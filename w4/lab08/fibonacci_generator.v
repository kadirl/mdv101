==> flow/design.v <==
module fibonacci_generator (
    input clk,         
    input rst,         
    input enable,      
    output reg [31:0] fib_out   
);
reg [31:0] fib_prev1;   
reg [31:0] fib_prev2;   
reg [31:0] fib_out1;
assign fib_out = fib_out1;
always @(posedge clk) begin
    if (rst) begin
        fib_prev1 = 32'd1;   
        fib_prev2 = 32'd0;   
        fib_out1 = 32'd0;     
    end else if (enable) begin
        fib_out1 = fib_prev1 + fib_prev2;
        fib_prev2 = fib_prev1;
        fib_prev1 = fib_out1;
    end
end
endmodule
==> Tool chain data of fibonacci_generator <==
What the tools print for fibonacci_generator, step after step.
Lines are those of the file above, counted from 1.
Operators carry their Yosys type and port widths (W data, S select, Z words).
Library cell names are shortened.
{ "setup": {"top": "fibonacci_generator", "clock_port": "clk", "library": "sky130hd", "lib_corner": "tt_025C_1v80"} }

==> Word level <==
Counts by Yosys on the flattened word-level netlist (proc, flatten, opt, wreduce; memories kept). Register bits leave out memories and registers merged into their read ports (data or address); mux counts leave out enables and synchronous resets folded into registers. Print and check cells are left out.
{ "op_classes": {"n_addsub": 1} }
{ "op_table": {"columns": ["cell", "count"], "rows": [
  ["$add A32 B32 Y32", 1]
]} }
{ "word_totals": {"out_inout_bits": 32, "input_bits": 3, "ff_bits": 96} }

==> Longest topological paths <==
Yosys ltp: most cells in a row. Word level: on the elaborated netlist, between registers, memories and ports. Mapped: between sequential cells and ports; inverters and the memories' decode and read muxes count.
{ "depth": {"word_depth": 1, "ABC_AREA": 0, "depth_mapped": 9} }

==> Synthesis result <==
Yosys stat after the flow's synthesis: flattened, memories mapped to cells. It holds for the ABC_AREA given above (unset counts as 0); a run with the other value may have another netlist.
Totals and module areas in this step are rounded.
{ "by_type": {"columns": ["cell", "count", "type_area_um2"], "rows": [
  ["dfxtp_1", 65, 1.3E+03],
  ["mux2i_1", 44, 440.422],
  ["ha_1", 31, 387.872],
  ["buf_4", 33, 247.738],
  ["nor2_1", 59, 221.462],
  ["a21oi_1", 34, 170.163],
  ["nand2_1", 29, 108.854],
  ["xor2_1", 10, 87.584],
  ["a21o_1", 10, 75.072],
  ["o21ai_0", 14, 70.067],
  ["xnor2_1", 8, 70.067],
  ["clkbuf_1", 18, 67.565],
  ["inv_1", 18, 67.565],
  ["nand3_1", 13, 65.062],
  ["nand2b_1", 9, 56.304],
  ["o21bai_1", 7, 52.55],
  ["nand4_1", 8, 50.048],
  ["a211oi_1", 6, 45.043]
]} }
Other cell types: 53; their cells: 112.
{ "synth_totals": {"cell_count": 528, "flip_flops": 65, "sequential_area_um2": 1300, "yosys_area_um2": 4500} }

==> Timing after synthesis <==
Source: OpenSTA report_checks on the synthesized netlist (no wires, ideal clock, input and output delay 20% of the period each), path of least setup slack; recovery checks are left aside. Register names are those of the netlist, which keeps one name where synthesis merged equal registers.
{ "synth_timing": {"path_type": "register to register", "startpoint": "register fib_prev1[0]", "endpoint": "register fib_prev1[30]", "path_delay_ns": 2.362, "slack_ns": 0.048, "t_required_ns": 2.315, "setup_ns": 0.095, "driving_pins": 10, "t_arrival_ns": 2.267, "clock_period_ns": 2.41, "launch_ns": 0.000, "period_less_setup_slack_ns": 2.362} }
"path_delay_ns" is the arrival time less input delay plus setup time.
"driving_pins": output pins that drive a net of the path, with the launching flip-flop's if there is one; two outputs of one cell count as two.
"period_less_setup_slack_ns" = period - worst setup slack (recovery checks aside). The figure is calculated, with input and output delays left at 20% of the set period.
The rows between start and end are the longest chain of elaborated cells between them; the timing report does not say that the signal goes this way. Where chains are equally long, one stands for them.
A line is the first line of the expression or statement that the cell stems from. Yosys adds cells for indexed reads and writes and turns some case tables into memories.
{ "synth_via": {"path_cell_list": "dfxtp_1 -> ha_1 -> fa_1 -> a21oi_1 -> o311ai_2 -> a21oi_1 -> nor4b_4 -> o21bai_1 -> or3b_1 -> o311ai_1", "elab_chain_len": 1, "cone_cells": 1, "cone_lines": 1} }
{ "synth_lines": {"columns": ["element", "line_no", "rtl"], "rows": [
  ["start, declared", 7, "reg [31:0] fib_prev1;"],
  ["start, assigned", 13, "fib_prev1 = 32'd1;"],
  ["start, assigned", 19, "fib_prev1 = fib_out1;"],
  ["$add A32 B32 Y32", 17, "fib_out1 = fib_prev1 + fib_prev2;"],
  ["end, assigned", 13, null],
  ["end, assigned", 19, null],
  ["end, declared", 7, null]
]} }

==> Worst path after layout <==
From the final timing report of run A: the path of least setup slack in the routed layout; clock arrival at registers is part of the times.
{ "layout_timing": {"path_type": "register to register", "startpoint": "register fib_prev1[0]", "endpoint": "register fib_prev1[30]", "t_arrival_ns": 3.07, "slack_ns": 2.05, "launch_ns": 0.35, "t_required_ns": 5.12, "setup_ns": 0.11, "driving_pins": 10, "clock_period_ns": 4.87} }
The rows between start and end are the longest chain of elaborated cells between them; the timing report does not say that the signal goes this way. Where chains are equally long, one stands for them.
{ "layout_via": {"path_cell_list": "dfxtp_1 -> ha_1 -> fa_1 -> a21oi_1 -> o311ai_2 -> a21oi_1 -> nor4b_4 -> o21bai_1 -> or3b_1 -> o311ai_1", "elab_chain_len": 1, "cone_cells": 1, "cone_lines": 1} }
{ "layout_lines": {"columns": ["element", "line_no", "rtl"], "rows": [
  ["start, declared", 7, "reg [31:0] fib_prev1;"],
  ["start, assigned", 13, "fib_prev1 = 32'd1;"],
  ["start, assigned", 19, "fib_prev1 = fib_out1;"],
  ["$add A32 B32 Y32", 17, "fib_out1 = fib_prev1 + fib_prev2;"],
  ["end, assigned", 13, null],
  ["end, assigned", 19, null],
  ["end, declared", 7, null]
]} }

Measured data: module fibonacci_generator, platform sky130hd, 2 stored runs of the flow under differing settings, order arbitrary. Input and output delays are each 20% of the period that was set; the output load is 0.01 pF.
"achievedPeriod_ns" is the run's clock period less its worst setup slack. It is reckoned from that one timing run; input and output delays stay at 20% of the period that was set.
"critical_path_time_ns" = time allowed to the worst setup path (clock period - input delay - output delay, where it has them) - its slack; a late launch clock adds to it, a late capture clock takes from it.
The measured numbers are rounded.
[
  {
    "run": "run A",
    "settings": { "period_ns": 4.87, "CAP_MARGIN": 20, "CORE_MARGIN": 2, "CORE_UTILIZATION": 40, "SLEW_MARGIN": 20 },
    "results": { "synth_chip_area_um2": 4500, "final_die_area_um2": 12000, "post_route_stdcell_area_um2": 4800, "timing.setup.ws_ns": 2.0, "critical_path_time_ns": 2.82, "critical_path_kind": "register to register", "layout_utilization_frac": 0.44, "achievedPeriod_ns": 2.821, "timing.setup.tns_ns": 0.000, "hold_worst_slack_ns": 0.50 }
  },
  {
    "run": "run B",
    "settings": { "period_ns": 2.86, "CORE_UTILIZATION": 66, "SETUP_SLACK_MARGIN": 0.85, "PLACE_DENSITY_LB_ADDON": 0.2, "CORE_ASPECT_RATIO": 1.68, "TNS_END_PERCENT": 15, "GPL_TIMING_DRIVEN": 0, "GPL_ROUTABILITY_DRIVEN": 1, "CTS_CLUSTER_SIZE": 88, "MAX_ROUTING_LAYER": "met4", "CAP_MARGIN": 20, "CORE_MARGIN": 2, "SLEW_MARGIN": 20 },
    "results": { "synth_chip_area_um2": 4500, "final_die_area_um2": 7500, "post_route_stdcell_area_um2": 5900, "timing.setup.ws_ns": 0.29, "critical_path_time_ns": 2.57, "critical_path_kind": "register to register", "layout_utilization_frac": 0.9, "achievedPeriod_ns": 2.566, "timing.setup.tns_ns": 0.000, "hold_worst_slack_ns": 0.49 }
  }
]
